==> flow/design.v <==
`timescale 1ns / 1ps
module SIMON_decrypt_cipher_core (
  input  logic clk,        
  input  logic rst,     
  input  logic load,        
  input  logic [63:0]   key,         
  input  logic [4:0]     count,   
  input logic [31:0] plaintext,
  output [31:0] ciphertext    
);
  localparam rounds = 32;
  reg [31:0][15:0] keys;
  reg [31:0] states;
  wire [31:0] next_state;
  always @ (posedge clk) begin
    if (!rst) begin
      keys[3:0] <= '0;
      states <= '0;
    end else begin
      if (load) begin
        states <= plaintext;
        keys[0] <= key[15:0];
        keys[1] <= key[31:16];
        keys[2] <= key[47:32];
        keys[3] <= key[63:48]; 
      end else begin
        states <= next_state;
      end
    end
  end
  generate
    genvar i;
    for(i=0;i<rounds-4;i++)begin
      key_schedule sec_i(
        .round_counter (i),               
        .input_key        ({keys[i+3],keys[i+2],keys[i+1],keys[i]}),
        .next_key       (keys[i+4])
        );   
    end
  endgenerate
  localparam x = 1;
  logic [31:0][15:0] reversed_keys;
  generate for(genvar i=0; i<32; i++) assign reversed_keys[i]=keys[32-i-1]; endgenerate
  pipe_section sec(            
    .key_in        (reversed_keys[(count*x)+:x]),
    .state_in      (states),
    .state_out     (next_state)
  );  
  assign ciphertext = next_state;
endmodule
`timescale 1ns / 1ps
module key_schedule (
  input  logic [3:0][15:0] input_key,
  output logic [15:0] next_key,
  input  logic [4:0]   round_counter
);
  reg [15:0] temp, temp2;
  localparam z = 62'b01100111000011010100100010111110110011100001101010010001011111;
  localparam c = 64'hfffffffffffffffc;
  assign temp = {input_key[3][2:0],input_key[3][15:3]} ^ input_key[1];
  assign temp2 = temp ^ {temp[0],temp[15:1]};
  assign next_key = temp2 ^ input_key[0] ^ (z[round_counter] & 1) ^c;
endmodule
`timescale 1ns / 1ps
module pipe_section 
#(
parameter mixed_size = 8)
(
  input  logic [mixed_size-1:0][15:0] key_in,
  input  logic [31:0]  state_in,
  output logic [31:0]  state_out
);
  wire [mixed_size:0][31:0] intermediate_state;
  assign intermediate_state[0] = state_in;
  generate
    genvar i;
    for(i=0;i<mixed_size;i++)begin
       round_function round_function_i (
         .input_text(intermediate_state[i]),
         .round_key(key_in[i]),
         .output_text(intermediate_state[i+1])
  ); 
    end
  endgenerate
  assign state_out = intermediate_state[mixed_size];
endmodule
`timescale 1ns / 1ps
module round_function (
  input  logic [31:0] input_text,
  input logic [15:0] round_key,
  output logic [31:0] output_text
);
    assign output_text = 	{(({input_text[30:16],input_text[31]} & 		 
                       {input_text[23:16],input_text[31:24]}) ^ 
                      input_text[15:0] ^ 
                      {input_text[29:16],input_text[31:30]} ^ 
                      round_key),
                     input_text[31:16]};
endmodule
; ---- Step by step through the tools: SIMON_decrypt_cipher_core
; Tool output for the design above, in the order of the flow.
; Lines are those of the file above, counted from 1.
; Operators carry their Yosys type and port widths (W data, S select, Z words).
; Library cell names are shortened.
; A cell with - has no value.
[inputs]
top_module = SIMON_decrypt_cipher_core
clk_port = clk
cell_library = sky130hd
corner = tt_025C_1v80

; ---- Word level
; Counts by Yosys on the flattened word-level netlist (proc, flatten, opt, wreduce; memories kept). Register bits leave out memories and registers merged into their read ports (data or address); mux counts leave out enables and synchronous resets folded into registers. Print and check cells are left out. Cells with the same type and inputs are merged into one.
[word_totals]
reg_bits = 96
input_bits = 104
out_inout_bits = 32
wordCells = 158
[op_classes]
shift = 1
muxes = 1
n_logic = 151
[ops]
columns = cell, n
row1 = $xor A16 B16 Y16, 101
row2 = $shiftx A512 B10 Y16, 1
row3 = $not A14 Y14, 28
row4 = $and A16 B16 Y16, 8
row5 = $mux W32, 1
row6 = $not A1 Y1, 14

; ---- Depth
; Yosys ltp: most cells in a row. Word level: on the elaborated netlist, between registers, memories and ports. Mapped: between sequential cells and ports; inverters and the memories' decode and read muxes count.
[logic_depth]
ltp_word = 136
abc_area = 0
ltp_mapped = 51
mapped_depth_nobuf = 43

; ---- Synthesis result
; Yosys stat after the flow's synthesis: flattened, memories mapped to cells. It holds for the ABC_AREA given above (unset counts as 0); a run with the other value may have another netlist.
[types]
columns = cell_type, n, type_area_um2
row1 = xnor3_1, 684, 1.54E+04
row2 = xnor2_1, 874, 7.65E+03
row3 = xor2_1, 321, 2.81E+03
row4 = xor3_1, 110, 2.62E+03
row5 = mux4_2, 90, 2.03E+03
row6 = dfxtp_1, 96, 1.92E+03
row7 = xnor3_2, 55, 1.31E+03
row8 = xnor2_2, 78, 1.27E+03
row9 = mux2i_1, 95, 950.912
row10 = nor2_1, 195, 731.952
row11 = nand2_1, 162, 608.083
row12 = a21oi_1, 73, 365.35
row13 = xor2_2, 22, 357.843
row14 = o21ai_0, 70, 350.336
row15 = xor3_2, 14, 350.336
row16 = clkbuf_1, 86, 322.81
row17 = xnor2_4, 11, 302.79
row18 = inv_1, 59, 221.462
; Other cell types: 61; their cells: 386.
[mapped]
stdcells = 3481
yosys_area_um2 = 42316.8
seq_area_um2 = 1921.8
ff_cells = 96
buf_cells = 158
; The figures by module come from a second, unflattened synthesis with its own total; it is not the netlist above.
[unflattened]
hier_cells = 3156
area_unflattened_um2 = 29002.8
; Each row is one instance without its submodules.
[modules]
columns = mod, n_inst, cells, area_um2, seq_area_um2
row1 = key_schedule, 28, 63, 548.0, 0.0
row2 = SIMON_decrypt_cipher_core, 1, 880, 8212.9, 1921.8
row3 = round_function, 8, 64, 680.7, 0.0
row4 = pipe_section, 1, 0, 0.0, 0.0

; ---- Path before layout
; Path of least setup slack by OpenSTA after synthesis, without wires, with an ideal clock, recovery checks aside; 20% of the period is set as input and as output delay. Where synthesis merged equal registers, the netlist keeps one of their names.
[synth_timing]
path_kind = register to output
start = register keys
end = output port ciphertext[24]
period_ps = 24400
out_delay_ps = 4880
t_first_pin_ps = 0
arrival_time_ps = 14956
t_required_ps = 19520
slack_ps = 4564
delay_ps = 14956
path_stages = 44
path_buffers = 3
synth_period_reached_ps = 19836
; "delay_ps" = arrival - input delay + setup time.
; At an output port there is no setup time.
; "path_stages": output pins that drive a net of the path, with the launching flip-flop's if there is one; two outputs of one cell count as two.
; "synth_period_reached_ps" = period - worst setup slack (recovery checks aside). The figure is calculated, with input and output delays left at 20% of the set period.
; Where an end lacks its bit number, it is one bit of the signal, or one of the new flip-flops if synthesis recoded a state register.
[synth_between]
path_cell_list = dfxtp_1 -> buf_2 -> xnor2_2 -> xnor3_1 -> xnor3_1 -> buf_4 -> xnor2_2 -> xnor3_1 -> xnor3_2 -> xnor3_2 -> xnor3_1 -> xnor3_1 -> xnor3_1 -> xnor3_2 -> xor3_2 -> xnor3_2 -> xnor3_2 -> xnor3_2 -> [... 8 more ...] -> xnor3_1 -> a211o_1 -> a221oi_4 -> xnor2_1 -> xnor3_1 -> and3b_1 -> or3_1 -> and2_1 -> clkbuf_1 -> xnor3_1 -> and4_1 -> a2111o_1 -> a311oi_2 -> xnor2_1 -> or3_1 -> nand2_1 -> xnor3_1 -> inv_1
cells_between = 147
cone_lines = 5
cone_classes = 1 x shift; 146 x logic
[synth_lines]
columns = element, line
row1 = from (decl), 12  ; reg [31:0][15:0] keys;
row2 = to (decl), 9  ; output [31:0] ciphertext
; Chain of elaborated cells between the ends: none given.
; Some nets on the timed path still bear RTL names; the line given drives or declares the net.
[synth_nets]
columns = net, line
row1 = ciphertext[6], 9

; ---- Timing after layout
; Path of least setup slack in the final report of entry B (OpenROAD, finished layout, wires in). Where an end is a register, its clock arrival counts in the times.
; The report prints the path's times to 10 ps; the period is as set.
[layout_timing]
path_kind = register to output
start = register keys
end = output port ciphertext[16]
period_ps = 23800
out_delay_ps = 4760
t_first_pin_ps = 370
arrival_time_ps = 18840
t_required_ps = 19040
slack_ps = 200
path_stages = 46
path_buffers = 4
; Where an end lacks its bit number, it is one bit of the signal, or one of the new flip-flops if synthesis recoded a state register.
[layout_between]
path_cell_list = dfxtp_1 -> xnor3_1 -> xnor3_1 -> xnor3_1 -> xnor2_2 -> xnor2_1 -> buf_4 -> xnor3_1 -> xor2_4 -> xnor3_1 -> xnor3_2 -> xor2_2 -> xnor3_2 -> xnor3_1 -> xor3_2 -> xnor3_2 -> xnor3_2 -> xnor2_4 -> [... 10 more ...] -> a21oi_1 -> xor2_4 -> nor2_1 -> xnor3_1 -> xnor3_1 -> a21o_1 -> and2_1 -> a32oi_1 -> buf_4 -> xor2_1 -> nor2_1 -> xnor3_1 -> nand2_1 -> xor3_1 -> xnor2_1 -> and3_1 -> or2_1 -> clkdlybuf4s50_1
[layout_lines]
columns = element, line
row1 = from (decl), 12  ; reg [31:0][15:0] keys;
row2 = to (decl), 9  ; output [31:0] ciphertext
; Chain of elaborated cells between the ends: none given.

; Below are 2 stored runs of the flow (Yosys, OpenROAD; platform sky130hd) on SIMON_decrypt_cipher_core, each with its settings and what was measured, unordered. Constraints: input delay and output delay 20% of the set period each, output load 0.01 pF.
; "timing.achieved_period_ps" = clock period - worst setup slack. The figure is calculated, with input and output delays left at 20% of the set period.
; "worst_setup_path_time_ps": the worst setup path's part of the clock period (all of it between registers, 20% less for each end at a port) less its slack. A launch clock that arrives late makes it longer, a capture clock that arrives late makes it shorter.
; "worst_setup_path_time_ps" is known to 10 ps.

[entry A: settings]
period_ns = 13.2
CORE_UTILIZATION = 64
HOLD_SLACK_MARGIN = 0.19
CORE_MARGIN = 7
CELL_PAD_IN_SITES_DETAIL_PLACEMENT = 2
TNS_END_PERCENT = 75
ABC_AREA = 0
GPL_ROUTABILITY_DRIVEN = 1
CTS_CLUSTER_DIAMETER = 394
CAP_MARGIN = 10
SLEW_MARGIN = 20
MIN_ROUTING_LAYER = met1
[entry A: results]
outcome = no final report: placement broke off with a tool error

[entry B: settings]
period_ns = 23.8
CAP_MARGIN = 20
CORE_MARGIN = 2
CORE_UTILIZATION = 40
SLEW_MARGIN = 20
[entry B: results]
worst_setup_path_time_ps = 18840
timing.worst_path_kind = register to output
dieArea_um2 = 108409.0
fin_util_frac = 0.455
synthArea_um2 = 42316.8
finalCellArea_um2 = 47789.6
ws_setup_ps = 202
timing.achieved_period_ps = 23598
tns_ps = 0
timing.hold.ws_ps = 549
